==> flow/design.v <==
module MC_Controller(input [7:0]Opcode,CIMWD,CIMRD,AIMRD,input [3:0]IPP,input Start,PAK,ETXF,XF,CReady,OCReady,VCHalfReady,VCReady,CPUReady,Clk,Rst,output reg [5:0]ps,output reg [3:0]ParIPP,output reg [1:0]ParTR,output reg Ready,InitCIMR,LdCIMR,InitETXF,LdETXF,InitXF,LdXF,ParIFR,LdIFR,LdTR,WCIM,RCIM,CCIM,InitCIM,ParLdCIM,WAIM,RAIM,CAIM,InitAIM,CIPP,InitIPP,ParLdIPP,CStart,OCStart,VCStart,CPUStart,AStart,InitAIM2);
  parameter [5:0]Idle=6'h0,Init1=6'h1,WriteText=6'h2,Init2=6'h3,Partition=6'h4,Init3=6'h5,ReadLabel=6'h6,WriteLabel=6'h7,Init10=6'h8,Init11=6'h9;
  parameter [5:0]ReadOpcode=6'hA,WriteOpcode=6'hB,Init12=6'hC,SendChar1=6'hD,WaitForReady1=6'hE,ExtraCount=6'hF,Init4=6'h10,ReadChar=6'h11,WriteChar=6'h12;
  parameter [5:0]CheckFC1=6'h13,CheckFC2=6'h14,SendChar2=6'h15,WaitForReady2=6'h16,Init6=6'h17,CheckFC3=6'h18,CheckFC4=6'h19,SendChar3=6'h1A,WaitForReady3=6'h1B;
  parameter [5:0]Init7=6'h1C,Init8=6'h1D,WaitForReady4=6'h1E,Init9=6'h1F,CheckFC5=6'h20,CheckFC6=6'h21,SendChar4=6'h22,WaitForReady5=6'h23,CPURun=6'h24;
  parameter [5:0]WaitForReady6=6'h25,Init5=6'h26,PreReading1=6'h27,PreReading2=6'h28,SelectPath=6'h29,WriteType=6'h2A,Init13=6'h2B;
  parameter [5:0]CheckFC7=6'h2C,CheckFC8=6'h2D,SendChar5=6'h2F,WaitForHalfReady=6'h30,Init14=6'h31,PreReading4=6'h32;
  parameter [5:0]SendChar6=6'h33,WaitForReady7=6'h34,VarCmpStart=6'h35;
  reg [5:0]ns;
  always @(ps,Opcode,CIMWD,CIMRD,AIMRD,IPP,Start,PAK,ETXF,XF,CReady,OCReady,VCHalfReady,VCReady,CPUReady) begin
    begin ns=Idle;{ParIPP,ParTR,Ready,InitCIMR,LdCIMR,InitETXF,LdETXF,InitXF,LdXF,ParIFR,LdIFR,LdTR,WCIM,RCIM,CCIM,InitCIM,ParLdCIM,WAIM,RAIM,CAIM,InitAIM,CIPP,InitIPP,ParLdIPP,CStart,OCStart,VCStart,CPUStart,AStart,InitAIM2}=34'h0; end
    case(ps)
      Idle:begin ns=Start?Init1:Idle;Ready=1; end
      Init1:begin ns=Start?Init1:WriteText;InitCIM=1;InitCIMR=1;AStart=1; end
      WriteText:begin ns=(CIMWD==8'h3)?Init2:WriteText;WCIM=PAK?1:0;CCIM=PAK?1:0; end
      Init2:begin ns=PreReading1;ParLdCIM=1;InitIPP=1;InitAIM2=1;InitETXF=1;InitXF=1; end
      PreReading1:begin ns=Partition;RCIM=1;CCIM=1; end
      Partition:begin ns=(CIMRD==8'h3 | CIMRD==8'hA |  CIMRD==8'h20)?Init10:(CIMRD==8'h3A)?Init3:Partition;RCIM=1;CCIM=1; end
      Init3:begin ns=ReadLabel;ParLdCIM=1;InitAIM=1; end
      Init10:begin ns=Init11;ParLdCIM=1;InitAIM=1; end
      ReadLabel:begin ns=WriteLabel;RCIM=1;CCIM=1; end
      WriteLabel:begin ns=(CIMRD==8'h3A)?Init11:ReadLabel;WAIM=(CIMRD!=8'h3A)?1:0;CAIM=1; end
      Init11:begin ns=ReadOpcode;InitAIM=1;CIPP=1; end
      ReadOpcode:begin ns=WriteOpcode;RCIM=1;CCIM=1; end
      WriteOpcode:begin ns=(CIMRD==8'h3 | CIMRD==8'hA | CIMRD==8'h20)?Init12:ReadOpcode;CAIM=1;WAIM=(CIMRD!=8'h3 & CIMRD!=8'hA & CIMRD!=8'h20)?1:0;LdXF=(CIMRD==8'h20)?1:0;LdETXF=(CIMRD==8'h3)?1:0;LdCIMR=(CIMRD==8'hA)?1:0; end
      Init12:begin ns=PreReading2;InitAIM=1;OCStart=1; end
      PreReading2:begin ns=SendChar1;RAIM=1;CAIM=1; end
      SendChar1:begin ns=(AIMRD==8'h0)?WaitForReady1:SendChar1;RAIM=1;CAIM=1; end
      WaitForReady1:begin ns=(OCReady==1 & XF==1)?ExtraCount:(OCReady==1 & XF==0)?SelectPath:WaitForReady1; end
      ExtraCount:begin ns=Init4;CIPP=((8'h40<=Opcode & Opcode<=8'h49) | Opcode==8'h82 | Opcode==8'h83 | Opcode==8'h84)?1:0; end
      Init4: begin ns=ReadChar;InitAIM=1;CIPP=1; end
      ReadChar: begin ns=WriteChar;RCIM=1;CCIM=1; end
      WriteChar: begin ns=(CIMRD==8'h3 | CIMRD==8'hA)?SelectPath:(CIMRD==8'h20)?Init4:ReadChar;CAIM=1;WAIM=(CIMRD!=8'h3 & CIMRD!=8'hA & CIMRD!=8'h20)?1:0;LdETXF=(CIMRD==8'h3)?1:0;LdCIMR=(CIMRD==8'hA)?1:0; end
      SelectPath:begin ns=(Opcode==8'h82 | Opcode==8'h83 | Opcode==8'h84)?WriteType:Init5; end
      Init5:begin ns=CheckFC1;InitIPP=1;InitAIM=1; end
      CheckFC1: begin ns=CheckFC2;RAIM=1; end
      CheckFC2: begin ns=(AIMRD!=8'h0)?SendChar2:Init6;CStart=(AIMRD!=8'h0)?1:0; end
      SendChar2: begin ns=(AIMRD==8'h0)?WaitForReady2:SendChar2;RAIM=1;CAIM=1; end
      WaitForReady2: begin ns=CReady?Init6:WaitForReady2; end
      Init6: begin ns=CheckFC3;ParIPP=4'h3;ParLdIPP=1;InitAIM=1; end
      CheckFC3: begin ns=CheckFC4;RAIM=1; end
      CheckFC4: begin ns=(AIMRD!=8'h0)?SendChar3:Init8;CStart=(AIMRD!=8'h0)?1:0; end
      SendChar3: begin ns=(AIMRD==8'h0)?WaitForReady3:SendChar3;RAIM=1;CAIM=1; end
      WaitForReady3: begin ns=CReady?Init7:WaitForReady3; end
      Init7: begin ns=(IPP==4'hF)?Init8:CheckFC3;CIPP=1;InitAIM=1; end
      Init8: begin ns=WaitForReady4;ParIPP=4'h1;ParLdIPP=1;CStart=1; end
      WaitForReady4: begin ns=CReady?Init9:WaitForReady4; end
      Init9: begin ns=CheckFC5;CIPP=1;InitAIM=1; end
      CheckFC5: begin ns=CheckFC6;RAIM=1; end
      CheckFC6: begin ns=(AIMRD==8'h0 & ETXF==0)?Init2:(AIMRD==8'h0 & ETXF==1)?CPURun:SendChar4;CStart=(AIMRD!=8'h0)?1:0; end
      SendChar4: begin ns=(AIMRD==8'h0)?WaitForReady5:SendChar4;RAIM=1;CAIM=1; end
      WaitForReady5: begin ns=(CReady==1 & ETXF==0)?Init2:(CReady==1 & ETXF==1)?CPURun:WaitForReady5; end
      WriteType: begin ns=Init13;ParTR=(Opcode==8'h82)?2'h1:(Opcode==8'h83)?2'h2:(Opcode==8'h84)?2'h3:2'h0;LdTR=1; end
      Init13: begin ns=CheckFC7;ParIPP=4'h4;ParLdIPP=1;InitAIM=1; end
      CheckFC7: begin ns=CheckFC8;RAIM=1; end
      CheckFC8: begin ns=(AIMRD!=8'h0)?VarCmpStart:Init14;ParIFR=(AIMRD!=8'h0)?1:0;LdIFR=1; end
      VarCmpStart:begin ns=SendChar5;VCStart=1; end
      SendChar5: begin ns=(AIMRD==8'h0)?WaitForHalfReady:SendChar5;RAIM=1;CAIM=1; end
      WaitForHalfReady: begin ns=VCHalfReady?PreReading4:WaitForHalfReady;ParIPP=4'h3;ParLdIPP=VCHalfReady?1:0;InitAIM=VCHalfReady?1:0; end
      Init14: begin ns=PreReading4;ParIPP=4'h3;ParLdIPP=1;InitAIM=1;VCStart=1; end
      PreReading4: begin ns=SendChar6;RAIM=1;CAIM=1; end
      SendChar6: begin ns=(AIMRD==8'h0)?WaitForReady7:SendChar6;RAIM=1;CAIM=1; end
      WaitForReady7: begin ns=(VCReady==1 & ETXF==0)?Init2:(VCReady==1 & ETXF==1)?CPURun:WaitForReady7; end
      CPURun: begin ns=WaitForReady6;CPUStart=1; end
      WaitForReady6: begin ns=CPUReady?Idle:WaitForReady6; end
      default:begin ns=Idle;{ParIPP,ParTR,Ready,InitCIMR,LdCIMR,InitETXF,LdETXF,InitXF,LdXF,ParIFR,LdIFR,LdTR,WCIM,RCIM,CCIM,InitCIM,ParLdCIM,WAIM,RAIM,CAIM,InitAIM,CIPP,InitIPP,ParLdIPP,CStart,OCStart,VCStart,CPUStart,AStart,InitAIM2}=34'h0; end
    endcase
  end
  always @(posedge Clk,posedge Rst) begin
   if (Rst) ps<=Idle;
   else ps<=ns;
  end
endmodule
* Step by step through the tools: MC_Controller
Tool output for the design above, in the order of the flow. Lines are those of the file above, counted from 1. Library cell names are shortened. A cell with - has no value.
Inputs: top MC_Controller, clock port Clk, cell library sky130hd, library corner tt_025C_1v80

* After elaboration
Counts by Yosys on the flattened word-level netlist (proc, flatten, opt, wreduce; memories kept). Register bits leave out memories and registers merged into their read ports (data or address); mux counts leave out enables and synchronous resets folded into registers. Print and check cells are left out.
Word-level totals: flip-flop bits (word level) 6, cells after elaboration 175
Cells by class: magnitude comparators 2, eq/ne operators 65, mux-type cells 72, bitwise operators 20, reduce/logical cells 15
Operators by type and width (number):
- parallel mux 6 bit (select 53 bit) | 1
- == test 6 bit (second input constant) | 21
- == test 6 x 5 -> 1 bit (second input constant) | 16
- == test 6 x 4 -> 1 bit (second input constant) | 8
- 2-to-1 mux 6 bit | 7
- 2-to-1 mux 1 bit | 35
- == test 6 x 3 -> 1 bit (second input constant) | 4
- == test 8 bit (second input constant) | 3
- 2-to-1 mux 3 bit | 8
- OR reduction 11 bit | 2
- 2-to-1 mux 2 bit | 9
- == test 8 x 2 -> 1 bit (second input constant) | 2
- == test 8 x 6 -> 1 bit (second input constant) | 2
- != test 8 x 6 -> 1 bit (second input constant) | 2
- OR reduction 12 bit | 1
- == test 6 x 2 -> 1 bit (second input constant) | 2
- 2-to-1 mux 4 bit | 3
- parallel mux 1 bit (select 2 bit) | 6
- AND 1 bit | 11
- 2-to-1 mux 5 bit | 2
- OR reduction 3 bit | 3
- parallel mux 3 bit (select 3 bit) | 1
- OR reduction 4 bit | 2
- <= comparator 7 x 8 -> 1 bit (first input constant) | 1
- != test 8 x 2 -> 1 bit (second input constant) | 1
- == test 8 x 4 -> 1 bit (second input constant) | 1
- != test 8 x 4 -> 1 bit (second input constant) | 1
- <= comparator 8 x 7 -> 1 bit (second input constant) | 1
Not listed: further kinds 9, cells in them 18.

* Depth
Longest topological path by Yosys (ltp), each cell counted once; first at word level (registers and memories cut), then after technology mapping (sequential cells cut; the memories' decode and read muxes count).
Logic depth: depth after elaboration 7, ABC_AREA 0, gate-level depth with buffers 9

* Mapped cells and area
The flow's flattened synthesis, as Yosys stat reports it; memories are mapped. The netlist is that of the ABC_AREA named above (0 if unset); the other value can give another one. The area totals of this step are shown rounded.
Cell types (number):
- a21oi_1 | 30
- dfrtp_1 | 6
- nor2_1 | 35
- nand2_1 | 30
- buf_4 | 13
- nor2b_1 | 15
- buf_6 | 8
- nand2b_1 | 13
- o22ai_1 | 13
- nor3_1 | 16
- nand3_1 | 15
- o21ai_0 | 15
- nand4_1 | 10
- buf_2 | 12
- nor4_1 | 8
- a22oi_1 | 6
- nor3b_1 | 6
- o211ai_1 | 6
Other cell types: 55; their cells: 100.
Synthesis totals: mapped cells 357, synthesis area 2330 um^2, area of sequential cells 150 um^2, flip-flop cells 6, buffers 41

* Timing after synthesis
OpenSTA on the mapped netlist: ideal clock, no wires. The path of least setup slack (recovery checks aside). Input and output delay are each 20% of the period. Register names are those of the netlist, which keeps one name where synthesis merged equal registers.
Timing after synthesis: path kind reg2out, start register ps[2], end output port InitETXF, period 2930 ps, output delay 586 ps, time at the first pin 0 ps, arrival time 1923 ps, required time 2344 ps, path slack 421 ps, delay of the path 1923 ps, driving pins on the path 7, buffers on the path 5, period reached after synthesis 2509 ps
"delay of the path" = arrival - input delay + setup time. At an output port there is no setup time. "driving pins on the path": output pins that drive a net of the path, with the launching flip-flop's if there is one; two outputs of one cell count as two. "period reached after synthesis" is the clock period less the worst setup slack; recovery checks do not enter. This is arithmetic on one report: input and output delays are still those of the set period (20% each). The rows between start and end are the longest chain of elaborated cells between them; the timing report does not say that the signal goes this way. Where chains are equally long, one stands for them. Each line given opens the expression or statement behind the cell; cells for indexed reads and writes are added by Yosys, which also makes memories of some case tables.
On the way, after synthesis: cells stage by stage dfrtp_1 buf_6 buf_6 buf_4 buf_4 nor4_1 buf_4, cells in the longest elaborated chain 2, elaborated cells on any way between the ends 2
Ends and longest elaborated chain, after synthesis:
- start: declaration | line 1 | module MC_Controller(input [7:0]Opcode,CIMWD,CIMRD,AIMRD,input [3:0]IPP,input Start,PAK,ETXF,XF,CReady,OCReady ...
- start: assignment | line 70 | if (Rst) ps<=Idle;
- start: assignment | line 71 | else ps<=ns;
- == test 6 x 2 -> 1 bit | line 12 | case(ps)
- 2-to-1 mux 1 bit | line 12
- end: declaration | line 1
Some nets on the timed path still bear RTL names; the line given drives or declares the net.
Named nets, after synthesis (line):
- InitAIM2 | 12

* Timing after layout
Path of least setup slack in the final report of flow run 1 (OpenROAD, finished layout, wires in). Where an end is a register, its clock arrival counts in the times. The path's times are printed in steps of 10 ps; the period is the one set.
Timing after layout: path kind in2out, start input port CIMRD[5], end output port WAIM, period 4370 ps, external input delay 870 ps, output delay 870 ps, time at the first pin 870 ps, arrival time 2890 ps, required time 3500 ps, path slack 610 ps, driving pins on the path 5, buffers on the path 2
The rows between start and end are the longest chain of elaborated cells between them; the timing report does not say that the signal goes this way. Where chains are equally long, one stands for them.
On the way, after layout: cells stage by stage clkdlybuf4s50_1 nor4b_1 o31ai_1 a32o_1 clkdlybuf4s50_1, cells in the longest elaborated chain 5, elaborated cells on any way between the ends 9
Ends and longest elaborated chain, after layout:
- start: declaration | line 1 | module MC_Controller(input [7:0]Opcode,CIMWD,CIMRD,AIMRD,input [3:0]IPP,input Start,PAK,ETXF,XF,CReady,OCReady ...
- != test 8 x 2 -> 1 bit | line 33 | WriteChar: begin ns=(CIMRD==8'h3 | CIMRD==8'hA)?SelectPath:(CIMRD==8'h20)?Init4:ReadChar;CAIM=1;WAIM=(CIMRD!=8 ...
- AND 1 bit (2 in a row) | line 33
- 2-to-1 mux 1 bit | line 33
- parallel mux 1 bit (select 2 bit) | line 12 | case(ps)
- end: declaration | line 1

Module MC_Controller, platform sky130hd: 2 stored runs of the flow (Yosys, OpenROAD) with differing settings, in no particular order. Input and output delays are each 20% of the period that was set; the output load is 0.01 pF.
"period achieved": clock period set for the run, less the worst setup slack. It is reckoned from that one timing run; input and output delays stay at 20% of the period that was set.
"total power after layout" rests on the timing tool's default activity at the inputs, not on a simulated workload.
The measured numbers are rounded.

[flow run 1] flow files
==> flow/run.sh <==
#!/bin/bash
# the make line also repeats the synthesis and layout settings of config.mk as NAME=value (left out here)
make -C /OpenROAD-flow-scripts/flow DESIGN_CONFIG=/design/flow/config.mk WORK_HOME=/design/flow/orfs CLKGATE_MAP_FILE= finish
==> flow/config.mk <==
export PLATFORM = sky130hd
export DESIGN_NAME = MC_Controller
export DESIGN_NICKNAME = MC_Controller
export VERILOG_FILES = /design/flow/design.v
export SDC_FILE = /design/flow/constraint.sdc
export NUM_CORES = 4
export LEC_CHECK = 0
export CAP_MARGIN = 20
export CELL_PAD_IN_SITES_DETAIL_PLACEMENT = 0
export CELL_PAD_IN_SITES_GLOBAL_PLACEMENT = 0
export CORE_ASPECT_RATIO = 1.31
export CORE_MARGIN = 2
export CORE_UTILIZATION = 48
export GPL_ROUTABILITY_DRIVEN = 1
export SLEW_MARGIN = 40
==> flow/constraint.sdc <==
create_clock -name core_clock -period 4.37 [get_ports {Clk}]
set_input_delay 0.8740 -clock core_clock [delete_from_list [all_inputs] [get_ports {Clk}]]
set_output_delay 0.8740 -clock core_clock [all_outputs]
set_load 0.01 [all_outputs]

[flow run 1] result: standard-cell area after layout 3,180 um^2; mapped cell area after synthesis 2,330 um^2; setup total negative slack 0 ps; setup slack of the worst path 610 ps; full die area 5,430 um^2; total power after layout 1.76 mW; period achieved 3,760 ps

[flow run 2] flow files
==> flow/run.sh <==
#!/bin/bash
# the make line also repeats the synthesis and layout settings of config.mk as NAME=value (left out here)
make -C /OpenROAD-flow-scripts/flow DESIGN_CONFIG=/design/flow/config.mk WORK_HOME=/design/flow/orfs CLKGATE_MAP_FILE= finish
==> flow/config.mk <==
export PLATFORM = sky130hd
export DESIGN_NAME = MC_Controller
export DESIGN_NICKNAME = MC_Controller
export VERILOG_FILES = /design/flow/design.v
export SDC_FILE = /design/flow/constraint.sdc
export NUM_CORES = 4
export LEC_CHECK = 0
export CAP_MARGIN = 20
export CELL_PAD_IN_SITES_DETAIL_PLACEMENT = 1
export CELL_PAD_IN_SITES_GLOBAL_PLACEMENT = 3
export CORE_MARGIN = 2
export CORE_UTILIZATION = 53
export CTS_CLUSTER_DIAMETER = 53
export GPL_TIMING_DRIVEN = 1
export MAX_ROUTING_LAYER = met4
export MIN_ROUTING_LAYER = met2
export PLACE_DENSITY_LB_ADDON = 0.23
export SETUP_SLACK_MARGIN = -0.28
export SLEW_MARGIN = 20
==> flow/constraint.sdc <==
create_clock -name core_clock -period 3.66 [get_ports {Clk}]
set_input_delay 0.7320 -clock core_clock [delete_from_list [all_inputs] [get_ports {Clk}]]
set_output_delay 0.7320 -clock core_clock [all_outputs]
set_load 0.01 [all_outputs]

[flow run 2] result: no results, placement failed with FLW-0024
