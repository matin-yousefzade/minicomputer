==> flow/design.v <==
module IOAC_Controller(input [7:0]InsPart,Opcode,input [7:0]FC,input [3:0]IPP,input Start,SNReady,VMReady,Clk,Rst,output reg [2:0]SMode,output reg [1:0]SIns,output reg Ready,SNStart,VMStart,LdFC,LdSC,LdIns,LdSR,GiveIns);
 parameter [3:0]Idle=4'h0,Init=4'h1,LoadFC=4'h2,LoadSC=4'h3,LoadTC=4'h4,Compile=4'h5,LoadIns=4'h6,GiveIns1=4'h7,GiveIns2=4'h8,GiveIns3=4'h9;
 reg [3:0]ps,ns;
 always @(ps,FC,Start,SNReady,VMReady) begin
   begin ns=Idle;{SIns,Ready,SNStart,VMStart,LdFC,LdSC,LdIns,LdSR,SMode,GiveIns}=11'h0; end
   case(ps)
     Idle:begin ns=Start?Init:Idle;Ready=1; end
     Init:begin ns=Start?Init:LoadFC; end
     LoadFC:begin ns=LoadSC;LdFC=1;LdSR=1; end
     LoadSC:begin ns=LoadTC;LdSC=(FC==8'h4D)?1:0;SNStart=(FC==8'h52 | FC==8'h49)?1:0;VMStart=(FC==8'h56 | FC==8'h4C)?1:0;LdSR=1; end
     LoadTC:begin ns=Compile;SNStart=(FC==8'h4D)?1:0;LdSR=1; end
     Compile:begin ns=(((FC==8'h52 | FC==8'h4D | FC==8'h49) & SNReady==1) | ((FC==8'h56 | FC==8'h4C) & VMReady==1))?LoadIns:Compile;LdSR=1; end
     LoadIns:begin ns=GiveIns1;SMode=(IPP>=4'h3 & FC==8'h52)?3'h0:(IPP>=4'h3 & FC==8'h4D)?3'h1:(IPP>=4'h3 & FC==8'h49)?3'h2:(IPP>=4'h3 & (FC==8'h56 | FC==8'h4C))?3'h3:(IPP==4'h2 & FC==8'h52)?3'h4:(IPP==4'h2 & FC==8'h4D)?3'h5:(IPP==4'h2 & (FC==8'h56 | FC==8'h4C))?3'h6:3'h7;LdIns=1; end
     GiveIns1:begin ns=GiveIns2;SIns=2'h0;GiveIns=((IPP>=4'h3 & (FC==8'h52 | FC==8'h4D | FC==8'h49 | FC==8'h56 | FC==8'h4C)) | (IPP==4'h2 & (FC==8'h52 | FC==8'h4D | FC==8'h56 | FC==8'h4C)))?1:0; end
     GiveIns2:begin ns=GiveIns3;SIns=2'h1;GiveIns=((IPP>=4'h3 & (FC==8'h4D | FC==8'h49 | FC==8'h56 | FC==8'h4C)) | (IPP==4'h2 & (FC==8'h4D | FC==8'h56 | FC==8'h4C)))?1:0; end
     GiveIns3:begin ns=Idle;SIns=2'h2;GiveIns=((IPP>=4'h3 & (FC==8'h4D)) | (IPP>=4'h3 & (FC==8'h56 | FC==8'h4C) & Opcode!=8'h18 & Opcode!=8'h19) | (IPP==3'h2 & (FC==8'h4D | FC==8'h56 | FC==8'h4C)))?1:0; end
     default:begin ns=Idle;{SIns,Ready,SNStart,VMStart,LdFC,LdSC,LdIns,LdSR,SMode,GiveIns}=11'h0; end
   endcase
 end
 always @(posedge Clk,posedge Rst) begin
   if (Rst) ps<=Idle;
   else ps<=ns;
  end
endmodule
Step by step through the tools: IOAC_Controller:

The steps from the RTL of IOAC_Controller to its reports follow in flow order.
Line numbers count from 1 in the design file above.
A cell with - has no value.

* top: IOAC_Controller
* clock: Clk
* library: sky130hd
* timing corner: tt_025C_1v80

Elaborated design:

Yosys after proc, flatten, opt, wreduce and memory -nomap, before mapping. Enables and synchronous resets that opt folds into registers are not counted as muxes. Memory bits, and registers merged into a memory's read port (data or address), are not among the register bits. Print and check cells are not counted.

* $lt $le $gt $ge: 1
* eq/ne operators: 18
* mux-type cells: 27
* bitwise gates (word level): 34
* reduce/logical cells: 2

Operator list (number)
* == test 8 x 7 -> 1 bit with constant B: 5
* case mux 4 bit (select 9 bit): 1
* OR 1 bit: 18
* bitwise AND 1 bit: 16
* == test 4 x 2 -> 1 bit with constant B: 4
* == test 4 x 3 -> 1 bit with constant B: 4
* inequality test 8 x 5 -> 1 bit with constant B: 2
* 2-to-1 mux 3 bit: 5
* 2-to-1 mux 1 bit: 14
* == test 4 bit with constant B: 2
* 2-to-1 mux 2 bit: 4
* == test 4 x 1 -> 1 bit with constant B: 1
* greater-or-equal comparator 4 x 2 -> 1 bit with constant B: 1
* zero test 4 bit: 1
* OR reduction 4 bit: 1
* case mux 2 bit (select 2 bit): 1
* case mux 1 bit (select 3 bit): 1
* case mux 1 bit (select 2 bit): 1

* bits in registers: 4
* output and inout port bits: 13
* elaborated cells: 83

Longest topological paths:

Depth = most cells in a row (Yosys ltp): at word level without a register or memory, in the mapped netlist without a sequential cell, where the memories' decode and read muxes count.

* depth in word-level cells: 11
* ABC_AREA: 0
* depth in mapped cells: 5
* depth with buffers taken out: 4

Synthesis result:

Source: synth_stat.txt of the flow (Yosys; design flattened, memories mapped). It holds for the ABC_AREA given above (unset counts as 0); a run with the other value may have another netlist.
The area totals of this step are shown rounded.

Cells by type (number)
* sky130_fd_sc_hd__dfrtp_1: 9
* sky130_fd_sc_hd__dfstp_2: 1
* sky130_fd_sc_hd__nor4_1: 4
* sky130_fd_sc_hd__nand2_1: 5
* sky130_fd_sc_hd__nor2_1: 5
* sky130_fd_sc_hd__a2111oi_2: 1
* sky130_fd_sc_hd__a21oi_1: 3
* sky130_fd_sc_hd__inv_1: 4
* sky130_fd_sc_hd__nor3b_1: 2
* sky130_fd_sc_hd__o21ai_0: 3
* sky130_fd_sc_hd__o22ai_1: 2
* sky130_fd_sc_hd__clkbuf_1: 3
* sky130_fd_sc_hd__or3_4: 1
* sky130_fd_sc_hd__or3b_4: 1
* sky130_fd_sc_hd__nand3_1: 2
* sky130_fd_sc_hd__nor3_1: 2
* sky130_fd_sc_hd__o211a_1: 1
* sky130_fd_sc_hd__a211o_1: 1

Other cell types: 20; their cells: 20.

* standard cells after synthesis: 70
* chip area (Yosys): 624 um2
* sequential part of the area: 251 um2
* mapped flip-flops: 10
* buffer cells: 4

Timing after synthesis:

OpenSTA on the mapped netlist: ideal clock, no wires. The path of least setup slack (recovery checks aside). Input and output delay are each 20% of the period. Register names are those of the netlist, which keeps one name where synthesis merged equal registers.

* kind: input to output
* from: in FC[5]
* to: out GiveIns
* period: 3.89 ns
* output delay: 0.778 ns
* launch time at the first pin: 0.778 ns
* arrival: 1.986 ns
* required time: 3.112 ns
* setup slack: 1.126 ns
* path delay: 1.208 ns
* driving pins on the path: 5
* period reached after synthesis: 2.764 ns

"path delay" = arrival - input delay + setup time.
At an output port there is no setup time.
"driving pins on the path": output pins that drive a net of the path, with the launching flip-flop's if there is one; two outputs of one cell count as two.
"period reached after synthesis" = period - worst setup slack (recovery checks aside). The figure is calculated, with input and output delays left at 20% of the set period.
Between the ends stands the longest chain of elaborated cells between them, by number of cells; it is not shown to be the way that was timed. Of several equally long chains one is given.
A line is the first line of the expression or statement that the cell stems from. Yosys adds cells for indexed reads and writes and turns some case tables into memories.

* cell sequence: sky130_fd_sc_hd__or3b_1 > sky130_fd_sc_hd__buf_2 > sky130_fd_sc_hd__or3_4 > sky130_fd_sc_hd__o31a_1 > sky130_fd_sc_hd__o22ai_1
* length of the longest elaborated chain: 9

RTL lines, path after synthesis
* start: declaration: line 1 `module IOAC_Controller(input [7:0]InsPart,Opcode,input [7:0]FC,input [3:0]IPP,input Start,SNReady,VMReady,Clk, ...`
* == test 8 x 7 -> 1 bit: line 16 `GiveIns3:begin ns=Idle;SIns=2'h2;GiveIns=((IPP>=4'h3 & (FC==8'h4D)) | (IPP>=4'h3 & (FC==8'h56 | FC==8'h4C) & O ...`
* OR 1 bit: line 16
* bitwise AND 1 bit x3: line 16
* OR 1 bit x2: line 16
* 2-to-1 mux 1 bit: line 16
* case mux 1 bit (select 3 bit): line 6 `case(ps)`
* end: declaration: line 1

Timing after layout:

From the final timing report of job 2: the path of least setup slack in the routed layout; clock arrival at registers is part of the times.

* kind: input to output
* from: in FC[5]
* to: out SMode[0]
* period: 2.32 ns
* output delay: 0.46 ns
* launch time at the first pin: 0.46 ns
* arrival: 1.81 ns
* required time: 1.86 ns
* setup slack: 0.04 ns
* driving pins on the path: 7

Between the ends stands the longest chain of elaborated cells between them, by number of cells; it is not shown to be the way that was timed. Of several equally long chains one is given.

* cell sequence: sky130_fd_sc_hd__buf_6 > sky130_fd_sc_hd__or3b_4 > sky130_fd_sc_hd__or3_4 > sky130_fd_sc_hd__a21oi_4 > sky130_fd_sc_hd__buf_6 > sky130_fd_sc_hd__a211oi_2 > sky130_fd_sc_hd__buf_2
* length of the longest elaborated chain: 11

RTL lines, path after layout
* start: declaration: line 1 `module IOAC_Controller(input [7:0]InsPart,Opcode,input [7:0]FC,input [3:0]IPP,input Start,SNReady,VMReady,Clk, ...`
* == test 8 x 7 -> 1 bit: line 13 `LoadIns:begin ns=GiveIns1;SMode=(IPP>=4'h3 & FC==8'h52)?3'h0:(IPP>=4'h3 & FC==8'h4D)?3'h1:(IPP>=4'h3 & FC==8'h ...`
* OR 1 bit: line 13
* bitwise AND 1 bit: line 13
* 2-to-1 mux 1 bit: line 13
* 2-to-1 mux 2 bit x2: line 13
* 2-to-1 mux 3 bit x4: line 13
* 2-to-1 mux 3 bit: line 6 `case(ps)`
* end: declaration: line 1

Wiki page: IOAC_Controller / flow data

Flow measurements of IOAC_Controller on sky130hd: 2 stored runs with different settings, listed in no order. Input and output delays are each 20% of the period that was set; the output load is 0.01 pF.
"achieved clock period" is the run's clock period less its worst setup slack. It is reckoned from that one timing run; input and output delays stay at 20% of the period that was set.
"power" rests on the timing tool's default activity at the inputs, not on a simulated workload.
Results are given in rounded form.

### Job 1

Settings: `period_ns=3.29`, `CORE_UTILIZATION=61`, `PLACE_DENSITY_LB_ADDON=0.23`, `CORE_ASPECT_RATIO=0.72`, `CORE_MARGIN=5`, `CELL_PAD_IN_SITES_DETAIL_PLACEMENT=0`, `CAP_MARGIN=35`, `SLEW_MARGIN=40`, `MIN_ROUTING_LAYER=met2`, `MAX_ROUTING_LAYER=met4`

No final report: floorplanning broke off with PDN-0185.

### Job 2

Settings: `period_ns=2.32`, `CAP_MARGIN=20`, `CORE_MARGIN=2`, `CORE_UTILIZATION=40`, `SLEW_MARGIN=20`

- Achieved clock period: 2.277 ns
- Setup slack of the worst path: 0.043 ns
- Power: 414 µW
- Utilization: 76.9 %
- Worst hold slack after layout: 0.401 ns
- Cell area after synthesis: 624 um2
- Total die area: 1890 um2
